==> flow/design.v <==
module TLS(clk, reset, Set, Stop, Jump, Gin, Yin, Rin, Gout, Yout, Rout);
input           clk;
input           reset;
input           Set;
input           Stop;
input           Jump;
input     [3:0] Gin;
input     [3:0] Yin;
input     [3:0] Rin;
output          Gout;
output          Yout;
output          Rout;
reg             Gout;
reg             Yout;
reg             Rout;
reg         [3:0]G_ct;
reg         [3:0]Y_ct;
reg         [3:0]R_ct;
reg         [3:0]G_T;
reg         [3:0]Y_T;
reg         [3:0]R_T;
reg         [1:0]state;
reg         [1:0]next_state;
parameter   set_state = 2'd0;
parameter   G_S       = 2'd1;
parameter   Y_S       = 2'd2;
parameter   R_S       = 2'd3;
always @(posedge clk or posedge reset)
begin
    if (reset) 
        begin
            G_T <= 4'b0000;
            Y_T <= 4'b0000;
            R_T <= 4'b0000;
        end
    else if (Set)
        begin
            G_T <= Gin;
            Y_T <= Yin;
            R_T <= Rin;    
        end
    else 
        begin
            G_T <= G_T;
            Y_T <= Y_T;
            R_T <= R_T;
        end
end
always @(posedge clk)
begin
    if (reset || Set || Jump)
        begin
            G_ct <= 4'b0001;
            Y_ct <= 4'b0001;
            R_ct <= 4'b0001;
        end
    else if (Stop)
        begin
            G_ct <= G_ct;
            Y_ct <= Y_ct;
            R_ct <= R_ct;
        end
    else
        case(state)
            G_S :
                begin
                    G_ct <= G_ct + 1'b1;
                    Y_ct <= 4'b0001;
                    R_ct <= 4'b0001;
                end
            Y_S :   
                begin
                    G_ct <= 4'b0001;
                    Y_ct <= Y_ct + 1'b1;
                    R_ct <= 4'b0001;
                end
            R_S :   
                begin
                    G_ct <= 4'b0001;
                    Y_ct <= 4'b0001;
                    R_ct <= R_ct + 1'b1;
                end
            default: 
                begin
                    G_ct <= 4'b0001;
                    Y_ct <= 4'b0001;
                    R_ct <= 4'b0001;
                end
        endcase
end
always @(posedge clk or posedge reset) 
begin
    if (reset) state <= set_state;
    else state <= next_state;
end
always @(*) 
begin
    case(state)
        set_state : next_state = G_S;
        G_S :       if(Set) next_state = G_S;
                    else if(Jump) next_state = R_S;
                    else if(G_ct < G_T) next_state = G_S;
                    else if(Stop) next_state = G_S;
                    else     next_state = Y_S;
        Y_S :       if(Set) next_state = G_S;
                    else if(Jump) next_state = R_S;
                    else if(Y_ct < Y_T) next_state = Y_S;
                    else if(Stop) next_state = Y_S;
                    else     next_state = R_S;
        R_S :       if(Set) next_state = G_S;
                    else if(Jump) next_state = R_S;
                    else if(R_ct < R_T) next_state = R_S;
                    else if(Stop) next_state = R_S;
                    else     next_state = G_S;
        default :   next_state = set_state;
    endcase
end
always @(*) 
begin
    case(state)
        G_S :   
            begin
                Gout = 1'b1;
                Yout = 1'b0;
                Rout = 1'b0;
            end
        Y_S :   
            begin
                Gout = 1'b0;
                Yout = 1'b1;
                Rout = 1'b0;
            end
        R_S :   
            begin
                Gout = 1'b0;
                Yout = 1'b0;
                Rout = 1'b1;
            end
        default :
            begin
                Gout = 1'b0;
                Yout = 1'b0;
                Rout = 1'b0;
            end
    endcase
end
endmodule
From RTL to reports: TLS
The steps from the RTL of TLS to its reports follow in flow order.
Lines are those of the file above, counted from 1.
Cell names lack the library's common part.
{ "design": {"top": "TLS", "clock": "clk", "library": "sky130hd", "corner": "tt_025C_1v80"} }

Word-level counts
Source: Yosys, flattened and elaborated, memories not mapped. Widths are those after wreduce; folded enables and synchronous resets count as part of the registers. Registers that Yosys merges into a memory's read port (data or address) are not register bits. Print and check cells do not count. Equal cells are merged and count once.
{ "word_totals": {"regBits": 26, "latch_bits": 0, "ramBits": 0, "romBits": 0, "clocked_rd_ports_x_width": 0, "n_memories": 0, "inputBits": 17, "out_inout_bits": 3, "word_cells": 38} }
{ "classes": {"add_sub_neg": 3, "multipliers": 0, "div": 0, "cmp": 3, "eq_ne": 3, "shift": 0, "n_mux": 19, "n_logic": 0, "reduce_logical": 3} }
{ "op_table": {"columns": ["operator", "n"], "rows": [
  ["2-bit 2-to-1 mux", 9],
  ["4-bit by 1-bit adder with 4-bit output (second input constant)", 3],
  ["4-bit < comparator", 3],
  ["4-bit 2-to-1 mux", 3],
  ["2-bit parallel mux with 4-bit select", 1],
  ["1-bit 2-to-1 mux", 6],
  ["2-bit equality test (second input constant)", 2],
  ["1-bit logical OR", 2],
  ["2-bit by 1-bit equality test with 1-bit output (second input constant)", 1],
  ["2-bit zero test", 1]
]} }

Logic depth
Yosys ltp: most cells in a row. Word level: on the elaborated netlist, between registers, memories and ports. Mapped: between sequential cells and ports; inverters and the memories' decode and read muxes count.
{ "logic_depth": {"word_depth": 5, "ABC_AREA": 0, "mapped_depth": 7, "mapped_depth_nobuf": 7} }

Netlist
Source: synth_stat.txt of the flow (Yosys; design flattened, memories mapped). It holds for the ABC_AREA given above (unset counts as 0); a run with the other value may have another netlist.
{ "synth_totals": {"mapped_cells": 141, "mapped_area_um2": 1382.6, "seqArea_um2": 641.9, "ffs": 28, "buffers": 5} }
{ "types": {"columns": ["type", "n"], "rows": [
  ["dfrtp_1", 15],
  ["dfxtp_1", 12],
  ["ha_1", 12],
  ["o21ai_0", 14],
  ["nor2_1", 16],
  ["xor2_1", 6],
  ["nand2_1", 12],
  ["inv_1", 11],
  ["mux2_2", 3],
  ["mux2i_1", 3],
  ["dfstp_2", 1],
  ["nand4b_1", 3],
  ["xnor2_1", 3],
  ["nand2b_1", 4],
  ["nor2b_1", 3],
  ["buf_2", 3],
  ["nor3b_1", 2],
  ["a211oi_2", 1]
]} }
Not listed: further types 16, cells in them 17.

Worst setup path after synthesis
OpenSTA on the mapped netlist: ideal clock, no wires. The path of least setup slack (recovery checks aside). Input and output delay are each 20% of the period. Register names are those of the netlist, which keeps one name where synthesis merged equal registers.
{ "synth_path": {"path_type": "reg-to-reg", "startpoint": "register Y_T[1]", "endpoint": "register state", "tclk_ps": 1890, "setup_ps": 126, "arrival_ps": 1332, "setup_slack_ps": 432, "path_delay_ps": 1458, "path_stages": 8, "synth_period_reached_ps": 1458} }
"path_delay_ps" is the arrival time less input delay plus setup time.
"path_stages": output pins that drive a net of the path, with the launching flip-flop's if there is one; two outputs of one cell count as two.
"synth_period_reached_ps" is the clock period less the worst setup slack; recovery checks do not enter. This is arithmetic on one report: input and output delays are still those of the set period (20% each).
An end named without its bit number is one bit of that signal or, where synthesis recoded a state register, one of its new flip-flops.
The rows between start and end are the longest chain of elaborated cells between them; the timing report does not say that the signal goes this way. Where chains are equally long, one stands for them.
Each line given opens the expression or statement behind the cell; cells for indexed reads and writes are added by Yosys, which also makes memories of some case tables.
A register here has more assigning lines than the two given.
{ "synth_between": {"path_cell_list": "dfrtp_1 > inv_1 > ha_1 > o21ai_0 > o21bai_1 > a21oi_1 > nor2_1 > a311o_1", "elab_chain_len": 5, "cone_cells": 5, "lines_between": 4, "cone_classes": "1 x compare; 4 x mux"} }
{ "synth_lines": {"columns": ["item", "line_no", "source"], "rows": [
  ["start, declared", 20, "reg         [3:0]Y_T;"],
  ["start, assigned", 33, "Y_T <= 4'b0000;"],
  ["start, assigned", 39, "Y_T <= Yin;"],
  ["4-bit < comparator", 107, "else if(Y_ct < Y_T) next_state = Y_S;"],
  ["1-bit 2-to-1 mux", 107, null],
  ["1-bit 2-to-1 mux", 106, "else if(Jump) next_state = R_S;"],
  ["2-bit 2-to-1 mux", 105, "Y_S :       if(Set) next_state = G_S;"],
  ["2-bit parallel mux with 4-bit select", 98, "case(state)"],
  ["end, assigned", 93, "if (reset) state <= set_state;"],
  ["end, assigned", 94, "else state <= next_state;"],
  ["end, declared", 22, "reg         [1:0]state;"]
]} }

Path in the finished layout
From the final timing report of run 1: the path of least setup slack in the routed layout; clock arrival at registers is part of the times.
The report prints the path's times to 10 ps; the period is as set.
{ "layout_path": {"path_type": "reg-to-reg", "startpoint": "register Y_T[1]", "endpoint": "register state", "tclk_ps": 1410, "setup_ps": 100, "arrival_ps": 1600, "setup_slack_ps": -20, "path_stages": 8} }
An end named without its bit number is one bit of that signal or, where synthesis recoded a state register, one of its new flip-flops.
The rows between start and end are the longest chain of elaborated cells between them; the timing report does not say that the signal goes this way. Where chains are equally long, one stands for them.
A register here has more assigning lines than the two given.
{ "layout_between": {"path_cell_list": "dfrtp_1 > inv_2 > ha_4 > o21ai_2 > o21bai_1 > a21oi_2 > nor2_2 > a311o_1", "elab_chain_len": 5, "cone_cells": 5, "lines_between": 4, "cone_classes": "1 x compare; 4 x mux"} }
{ "layout_lines": {"columns": ["item", "line_no", "source"], "rows": [
  ["start, declared", 20, "reg         [3:0]Y_T;"],
  ["start, assigned", 33, "Y_T <= 4'b0000;"],
  ["start, assigned", 39, "Y_T <= Yin;"],
  ["4-bit < comparator", 107, "else if(Y_ct < Y_T) next_state = Y_S;"],
  ["1-bit 2-to-1 mux", 107, null],
  ["1-bit 2-to-1 mux", 106, "else if(Jump) next_state = R_S;"],
  ["2-bit 2-to-1 mux", 105, "Y_S :       if(Set) next_state = G_S;"],
  ["2-bit parallel mux with 4-bit select", 98, "case(state)"],
  ["end, assigned", 93, "if (reset) state <= set_state;"],
  ["end, assigned", 94, "else state <= next_state;"],
  ["end, declared", 22, "reg         [1:0]state;"]
]} }

Memo
Re: implementation data of TLS

Below are 2 stored runs of the flow (Yosys, OpenROAD; platform sky130hd) on TLS, each with its settings and what was measured, unordered. Constraints: input delay and output delay 20% of the set period each, output load 0.01 pF.
[
  {
    "run": "run 1",
    "settings": { "period_ns": 1.41, "CORE_UTILIZATION": 20, "SETUP_SLACK_MARGIN": 0.29, "PLACE_DENSITY_LB_ADDON": 0.16, "CELL_PAD_IN_SITES_GLOBAL_PLACEMENT": 3, "GPL_TIMING_DRIVEN": 1, "CTS_CLUSTER_SIZE": 45, "CTS_CLUSTER_DIAMETER": 294, "CAP_MARGIN": 40, "CORE_MARGIN": 2, "SLEW_MARGIN": 20 },
    "results": { "ys_area_um2": 1382.6, "design.die.area_um2": 7594.2, "post_route_stdcell_area_um2": 1978.2, "fin_ws_ps": -21, "final_setup_tns_ps": -21 }
  },
  {
    "run": "run 2",
    "settings": { "period_ns": 2.83, "CORE_UTILIZATION": 60, "SETUP_SLACK_MARGIN": 0.68, "PLACE_DENSITY_LB_ADDON": 0.05, "CORE_ASPECT_RATIO": 0.82, "CORE_MARGIN": 10, "CELL_PAD_IN_SITES_GLOBAL_PLACEMENT": 3, "GPL_TIMING_DRIVEN": 0, "CTS_CLUSTER_DIAMETER": 309, "CAP_MARGIN": 25, "MAX_ROUTING_LAYER": "met5", "SLEW_MARGIN": 20 },
    "outcome": "not finished: placement ended with error FLW-0024"
  }
]
